==> flow/design.v <==
module QSPIShifter 
    (
        input clk,
        input reset,
        input we,
        input re,
        input [31:0] address,
        input [31:0] data_in,
        output reg [31:0] data_out,
        inout [3:0] sio,
        output reg cs_n
    );
    reg [2:0] state, sub_state;
    reg [7:0] command;
    reg write_to_chip, only_sio0;
    reg sio0_buf, sio1_buf, sio2_buf, sio3_buf;
    assign sio[0] = (write_to_chip | only_sio0) ? sio0_buf : 1'bz;
    assign sio[1] = (write_to_chip & !only_sio0) ? sio1_buf : 1'bz;
    assign sio[2] = (write_to_chip & !only_sio0) ? sio2_buf : 1'bZ;
    assign sio[3] = (write_to_chip & !only_sio0) ? sio3_buf : 1'bZ;
    always @(posedge clk) begin
        if(reset) begin
            cs_n = 1'b1;
            write_to_chip = 0;
            only_sio0 = 0;
            command = 8'h38;
            state = 3'b110;
            sub_state = 3'b000;
        end
        else begin
            case (state)
                3'b000: begin
                    cs_n = 1'b1;
                    write_to_chip = 0;
                    only_sio0 = 0;
                    case (sub_state)
                        3'b000: begin
                            state = 3'b000;
                            sub_state = 3'b001;
                        end
                        3'b001: begin
                            if (re) begin
                                state = 3'b001;
                                command = 8'h0b;
                            end
                            else if (we) begin
                                state = 3'b001;
                                command = 8'h02;
                            end
                            else state = 3'b000;
                            sub_state = 3'b000;
                        end
                    endcase
                end
                3'b001: begin
                    cs_n = 1'b0;
                    write_to_chip = 1;
                    case (sub_state)
                        3'b000: begin
                            sio0_buf = command[4];
                            sio1_buf = command[5];
                            sio2_buf = command[6];
                            sio3_buf = command[7];
                            sub_state = 3'b001;
                        end
                        3'b001: begin
                            sio0_buf = command[0];
                            sio1_buf = command[1];
                            sio2_buf = command[2];
                            sio3_buf = command[3];
                            state = 3'b010;
                            sub_state = 3'b000;
                        end
                        default: begin
                            sio0_buf = 1'b0;
                            sio1_buf = 1'b0;
                            sio2_buf = 1'b0;
                            sio3_buf = 1'b0;
                            state = 3'b000;
                            sub_state = 3'b000;
                        end
                    endcase
                end
                3'b010: begin
                    case (sub_state)
                        3'b000: begin
                            sio0_buf = address[20];
                            sio1_buf = address[21];
                            sio2_buf = address[22];
                            sio3_buf = address[23];
                            sub_state = 3'b001;
                        end
                        3'b001: begin
                            sio0_buf = address[16];
                            sio1_buf = address[17];
                            sio2_buf = address[18];
                            sio3_buf = address[19];
                            sub_state = 3'b010;
                        end
                        3'b010: begin
                            sio0_buf = address[12];
                            sio1_buf = address[13];
                            sio2_buf = address[14];
                            sio3_buf = address[15];
                            sub_state = 3'b011;
                        end
                        3'b011: begin
                            sio0_buf = address[8];
                            sio1_buf = address[9];
                            sio2_buf = address[10];
                            sio3_buf = address[11];
                            sub_state = 3'b100;
                        end
                        3'b100: begin
                            sio0_buf = address[4];
                            sio1_buf = address[5];
                            sio2_buf = address[6];
                            sio3_buf = address[7];
                            sub_state = 3'b101;
                        end
                        3'b101: begin
                            sio0_buf = address[0];
                            sio1_buf = address[1];
                            sio2_buf = address[2];
                            sio3_buf = address[3];
                            if (we) state = 3'b101;  
                            else if (re) state = 3'b011;  
                            else state = 3'b000;
                            sub_state = 3'b000;
                        end
                        default: begin
                            sio0_buf = 1'b0;
                            sio1_buf = 1'b0;
                            sio2_buf = 1'b0;
                            sio3_buf = 1'b0;
                            state = 3'b000;
                            sub_state = 3'b000;
                        end
                    endcase
                end
                3'b011: begin
                    write_to_chip = 0;
                    case (sub_state)
                        3'b000: begin
                            sub_state = 3'b001;
                        end
                        3'b001: begin
                            sub_state = 3'b010;
                        end
                        3'b010: begin
                            sub_state = 3'b011;
                        end
                        3'b011: begin
                            sub_state = 3'b100;
                        end
                        3'b100: begin
                            sub_state = 3'b101;
                        end
                        3'b101: begin
                            state = 3'b100;
                            sub_state = 3'b000;
                        end
                        default: begin
                            state = 3'b000;
                            sub_state = 3'b000;
                        end
                    endcase
                end
                3'b100: begin
                    case (sub_state)
                        3'b000: begin
                            data_out[4] = sio[0];
                            data_out[5] = sio[1];
                            data_out[6] = sio[2];
                            data_out[7] = sio[3];
                            sub_state = 3'b001;
                        end
                        3'b001: begin
                            data_out[0] = sio[0];
                            data_out[1] = sio[1];
                            data_out[2] = sio[2];
                            data_out[3] = sio[3];
                            sub_state = 3'b010;
                        end
                        3'b010: begin
                            data_out[12] = sio[0];
                            data_out[13] = sio[1];
                            data_out[14] = sio[2];
                            data_out[15] = sio[3];
                            sub_state = 3'b011;
                        end
                        3'b011: begin
                            data_out[8] = sio[0];
                            data_out[9] = sio[1];
                            data_out[10] = sio[2];
                            data_out[11] = sio[3];
                            sub_state = 3'b100;
                        end
                        3'b100: begin
                            data_out[20] = sio[0];
                            data_out[21] = sio[1];
                            data_out[22] = sio[2];
                            data_out[23] = sio[3];
                            sub_state = 3'b101;
                        end
                        3'b101: begin
                            data_out[16] = sio[0];
                            data_out[17] = sio[1];
                            data_out[18] = sio[2];
                            data_out[19] = sio[3];
                            sub_state = 3'b110;
                        end
                        3'b110: begin
                            data_out[28] = sio[0];
                            data_out[29] = sio[1];
                            data_out[30] = sio[2];
                            data_out[31] = sio[3];
                            sub_state = 3'b111;
                        end
                        3'b111: begin
                            data_out[24] = sio[0];
                            data_out[25] = sio[1];
                            data_out[26] = sio[2];
                            data_out[27] = sio[3];
                            state = 3'b000;
                            sub_state = 3'b000;
                        end
                        default: begin
                            state = 3'b000;
                            sub_state = 3'b000;
                        end
                    endcase
                end
                3'b101: begin
                    case (sub_state)
                        3'b000: begin
                            sio0_buf = data_in[4];
                            sio1_buf = data_in[5];
                            sio2_buf = data_in[6];
                            sio3_buf = data_in[7];
                            sub_state = 3'b001;
                        end
                        3'b001: begin
                            sio0_buf = data_in[0];
                            sio1_buf = data_in[1];
                            sio2_buf = data_in[2];
                            sio3_buf = data_in[3];
                            sub_state = 3'b010;
                        end
                        3'b010: begin
                            sio0_buf = data_in[12];
                            sio1_buf = data_in[13];
                            sio2_buf = data_in[14];
                            sio3_buf = data_in[15];
                            sub_state = 3'b011;
                        end
                        3'b011: begin
                            sio0_buf = data_in[8];
                            sio1_buf = data_in[9];
                            sio2_buf = data_in[10];
                            sio3_buf = data_in[11];
                            sub_state = 3'b100;
                        end
                        3'b100: begin
                            sio0_buf = data_in[20];
                            sio1_buf = data_in[21];
                            sio2_buf = data_in[22];
                            sio3_buf = data_in[23];
                            sub_state = 3'b101;
                        end
                        3'b101: begin
                            sio0_buf = data_in[16];
                            sio1_buf = data_in[17];
                            sio2_buf = data_in[18];
                            sio3_buf = data_in[19];
                            sub_state = 3'b110;
                        end
                        3'b110: begin
                            sio0_buf = data_in[28];
                            sio1_buf = data_in[29];
                            sio2_buf = data_in[30];
                            sio3_buf = data_in[31];
                            sub_state = 3'b111;
                        end
                        3'b111: begin
                            sio0_buf = data_in[24];
                            sio1_buf = data_in[25];
                            sio2_buf = data_in[26];
                            sio3_buf = data_in[27];
                            state = 3'b000;
                            sub_state = 3'b000;
                        end
                        default: begin
                            state = 3'b000;
                            sub_state = 3'b000;
                        end
                    endcase
                end
                3'b110: begin
                    cs_n = 1'b0;
                    write_to_chip = 1;
                    only_sio0 = 1;
                    command = 8'h38;
                    case (sub_state)
                        3'b000: begin
                            sio0_buf = command[7];
                            sub_state = 3'b001;
                        end
                        3'b001: begin
                            sio0_buf = command[6];
                            sub_state = 3'b010;
                        end
                        3'b010: begin
                            sio0_buf = command[5];
                            sub_state = 3'b011;
                        end
                        3'b011: begin
                            sio0_buf = command[4];
                            sub_state = 3'b100;
                        end
                        3'b100: begin
                            sio0_buf = command[3];
                            sub_state = 3'b101;
                        end
                        3'b101: begin
                            sio0_buf = command[2];
                            sub_state = 3'b110;
                        end
                        3'b110: begin
                            sio0_buf = command[1];
                            sub_state = 3'b111;
                        end
                        3'b111: begin
                            sio0_buf = command[0];
                            state = 3'b000;
                            sub_state = 3'b000;
                        end
                        default: begin
                            state = 3'b000;
                            sub_state = 3'b000;
                        end
                    endcase
                end
                default: begin
                    write_to_chip = 0;
                    only_sio0 = 0;
                    state = 3'b000;
                    sub_state = 3'b000;
                end
            endcase
        end
    end
endmodule
## Reports on QSPIShifter

Tool output for the design above, in the order of the flow.
Line numbers count from 1 in the design file above.
Library cell names are shortened.
A cell with -- has no value.

| design | value |
|---|---|
| design top | QSPIShifter |
| clock port | clk |
| library | sky130hd |
| corner | tt_025C_1v80 |

## Elaborated design

Counts by Yosys on the flattened word-level netlist (proc, flatten, opt, wreduce; memories kept). Register bits leave out memories and registers merged into their read ports (data or address). Print and check cells are left out. Cells with the same type and inputs are merged into one.

| bit counts | value |
|---|---|
| bits in registers | 53 |
| input port bits | 68 |
| ROM bits | 0 |
| bits in latches | 0 |
| memory cells | 0 |
| word width x clocked read ports | 0 |
| word-level cells | 159 |
| RAM bits | 0 |

| operators by class | value |
|---|---|
| shift operators | 0 |
| reduce/logical cells | 35 |
| multiply operators | 0 |
| bitwise operators | 11 |
| divide/modulo/power cells | 0 |
| mux-type cells | 75 |
| equal/unequal tests | 20 |
| order comparisons | 0 |
| $add $sub $neg | 0 |

Operator list:

| cell | count |
|---|---|
| 7-bit OR reduction | 8 |
| 1-bit 2-to-1 mux | 39 |
| 1-bit parallel mux with 8-bit select | 4 |
| 3-bit parallel mux with 5-bit select | 2 |
| 3-bit parallel mux with 2-bit select | 5 |
| 3-bit AND reduction | 9 |
| 3-bit parallel mux with 8-bit select | 1 |
| 8-bit 2-to-1 mux | 3 |
| 1-bit parallel mux with 6-bit select | 4 |
| 3-bit equality test (second input constant) | 7 |
| 8-bit parallel mux with 2-bit select | 1 |
| 1-bit parallel mux with 2-bit select | 8 |
| 5-bit OR reduction | 3 |
| 3-bit by 2-bit equality test with 1-bit output (second input constant) | 4 |
| 3-bit parallel mux with 4-bit select | 1 |
| 2-bit != test (second input constant) | 5 |
| 1-bit inverter | 9 |
| 3-bit OR reduction | 3 |
| 1-bit parallel mux with 3-bit select | 3 |
| 3-bit by 1-bit equality test with 1-bit output (second input constant) | 2 |
| 3-bit != test (second input constant) | 2 |
| 3-bit logical NOT | 2 |
| 3-bit 2-to-1 mux | 2 |
| 5-bit AND reduction | 1 |
| 2-bit AND reduction | 2 |
| 2-bit nonzero test | 2 |
| 2-bit OR reduction | 2 |
| 4-bit nonzero test | 1 |

Not listed: further kinds 6, cells in them 6.

## Logic depth

Longest topological path by Yosys (ltp), each cell counted once; first at word level (registers and memories cut), then after technology mapping (sequential cells cut; the memories' decode and read muxes count).

| depth | value |
|---|---|
| depth in word-level cells | 4 |
| ABC_AREA | 0 |
| mapped depth | 6 |
| depth with buffers taken out | 4 |

## After synthesis

The flow's flattened synthesis, as Yosys stat reports it; memories are mapped. The netlist is that of the ABC_AREA named above (0 if unset); the other value can give another one.

| synthesis totals | value |
|---|---|
| buffers | 15 |
| chip area (Yosys) | 2,372.3 um^2 |
| flip-flop cells | 56 |
| cell count | 199 |

Cells by type:

| type | count | area in all (um^2) |
|---|---|---|
| edfxtp_1 | 36 | 1.08E+03 |
| dfxtp_1 | 20 | 400.384 |
| a22oi_1 | 14 | 105.101 |
| a22o_1 | 10 | 87.584 |
| o21ai_1 | 11 | 55.053 |
| clkbuf_1 | 12 | 45.043 |
| nor2_1 | 11 | 41.29 |
| a222oi_1 | 4 | 40.038 |
| nor3_1 | 8 | 40.038 |
| nand2_1 | 10 | 37.536 |
| a221oi_1 | 4 | 35.034 |
| and3_1 | 5 | 31.28 |
| nor4_1 | 5 | 31.28 |
| or4_1 | 4 | 30.029 |
| a211o_1 | 3 | 26.275 |
| a21oi_1 | 5 | 25.024 |
| buf_6 | 2 | 22.522 |
| nand3_1 | 4 | 20.019 |

Other cell types: 22; their cells: 31.

## Timing after synthesis

Path of least setup slack by OpenSTA after synthesis, without wires, with an ideal clock, recovery checks aside; 20% of the period is set as input and as output delay. Where synthesis merged equal registers, the netlist keeps one of their names.

| path after synthesis | value |
|---|---|
| path type | reg2reg |
| start | register sub_state |
| end | register data_out[10] |
| arrival | 1.674 ns |
| path delay | 2.035 ns |
| period | 2.3 ns |
| stages | 5 |
| data required time | 1.939 ns |
| buffers on the path | 1 |
| setup slack | 0.265 ns |
| synthesis period reached | 2.035 ns |

"path delay" is the arrival time less input delay plus setup time.
"stages" counts driving pins, that of a launching flip-flop among them; a cell with two outputs on the path counts twice.
"synthesis period reached" is the clock period less the worst setup slack; recovery checks do not enter. This is arithmetic on one report: input and output delays are still those of the set period (20% each).
An end named without its bit number is one bit of that signal or, where synthesis recoded a state register, one of its new flip-flops.
The rows between start and end are the longest chain of elaborated cells between them; the timing report does not say that the signal goes this way. Where chains are equally long, one stands for them.
Each line given opens the expression or statement behind the cell; cells for indexed reads and writes are added by Yosys, which also makes memories of some case tables.
A register here has more assigning lines than the two given.
Only ways into the end's enable, where the timed path ends, are counted here.

| between the ends, after synthesis | value |
|---|---|
| cells stage by stage | dfxtp_1 clkbuf_1 or4_1 or3_1 nor3_1 |
| length of the longest elaborated chain | 4 |
| elaborated cells between the ends (all ways) | 10 |

Ends and longest elaborated chain, after synthesis:

| what | RTL line | RTL |
|---|---|---|
| start, declared | 13 | `reg [2:0] state, sub_state;` |
| start, assigned | 28 | `sub_state = 3'b000;` |
| start, assigned | 39 | `sub_state = 3'b001;` |
| 3-bit equality test | 170 | `case (sub_state)` |
| 7-bit OR reduction | -- |  |
| 1-bit inverter | -- |  |
| 3-bit AND reduction | -- |  |
| end, assigned | 195 | `data_out[10] = sio[2];` |
| end, declared | 9 | `output reg [31:0] data_out,` |

## Path in the finished layout

Path of least setup slack in the final report of stored run 1 (OpenROAD, finished layout, wires in). Where an end is a register, its clock arrival counts in the times.

| path after layout | value |
|---|---|
| path type | in2reg |
| start | input port reset |
| end | register data_out[22] |
| buffers on the path | 1 |
| arrival | 2.65 ns |
| stages | 5 |
| period | 4.0 ns |
| setup slack | 1.28 ns |
| data required time | 3.93 ns |

The rows between start and end are the longest chain of elaborated cells between them; the timing report does not say that the signal goes this way. Where chains are equally long, one stands for them.

| between the ends, after layout | value |
|---|---|
| cells stage by stage | clkdlybuf4s50_1 inv_2 nand2_1 or4_1 nor4_1 |
| length of the longest elaborated chain | 2 |
| elaborated cells between the ends (all ways) | 2 |
| RTL lines with such cells | 0 |

Ends and longest elaborated chain, after layout:

| what | RTL line | RTL |
|---|---|---|
| start, declared | 4 | `input reset,` |
| 1-bit inverter | -- |  |
| 3-bit AND reduction | -- |  |
| end, assigned | 202 | `data_out[22] = sio[2];` |
| end, declared | 9 | `output reg [31:0] data_out,` |

FLOW RESULTS
============

Measured results for QSPIShifter: 2 stored runs of the Yosys and OpenROAD flow on sky130hd. The settings differ; the order carries no meaning. The constraints put input and output delay at 20% of the set period each and load the outputs with 0.01 pF.
By "clock period achieved" is meant the clock period of the run minus its worst setup slack. This is arithmetic on one report: input and output delays are still those of the set period (20% each).
"worst path time" means the part of the period allowed to the worst setup path (the constraints hold back 20% at inputs and 20% at outputs) less its slack; where the path has registers, the arrival times of their clocks count too.
By "total power after layout" is meant OpenSTA's value without simulated activity: inputs other than the clock are taken to toggle once in ten clock periods, and the tool carries that through the logic.
Settings: -- = not set for that run.
A result given as -- is not shown for that run.

| setting or result | stored run 1 | stored run 2 |
|---|---|---|
| period_ns | 4.0 | 1.42 |
| CORE_UTILIZATION | 52 | 47 |
| PLACE_DENSITY_LB_ADDON | 0.28 | 0.07 |
| CORE_ASPECT_RATIO | 1.18 | -- |
| CTS_CLUSTER_SIZE | 20 | 33 |
| CAP_MARGIN | 0 | 15 |
| SLEW_MARGIN | 5 | 20 |
| CORE_MARGIN | 2 | 2 |
| SETUP_SLACK_MARGIN | -- | 0.23 |
| CELL_PAD_IN_SITES_GLOBAL_PLACEMENT | -- | 3 |
| CELL_PAD_IN_SITES_DETAIL_PLACEMENT | -- | 2 |
| TNS_END_PERCENT | -- | 50 |
| ABC_AREA | -- | 0 |
| GPL_TIMING_DRIVEN | -- | 1 |
| GPL_ROUTABILITY_DRIVEN | -- | 1 |
| MIN_ROUTING_LAYER | -- | met2 |
| overall die area (um^2) | 5,120.4 | -- |
| clock period achieved (ns) | 2.719 | -- |
| lowest setup slack (ns) | 1.281 | -- |
| smallest hold slack (ns) | 0.472 | -- |
| post-route utilization (%) | 77.6 | -- |
| post-route setup TNS (ns) | 0.000 | -- |
| post-synthesis cell area (um^2) | 2,372.3 | -- |
| total power after layout (mW) | 1.081 | -- |
| worst path time (ns) | 1.92 | -- |
| worst setup path kind | in2reg | -- |
| standard-cell area after layout (um^2) | 3,384.5 | -- |

Stored run 2: no results, placement failed with FLW-0024
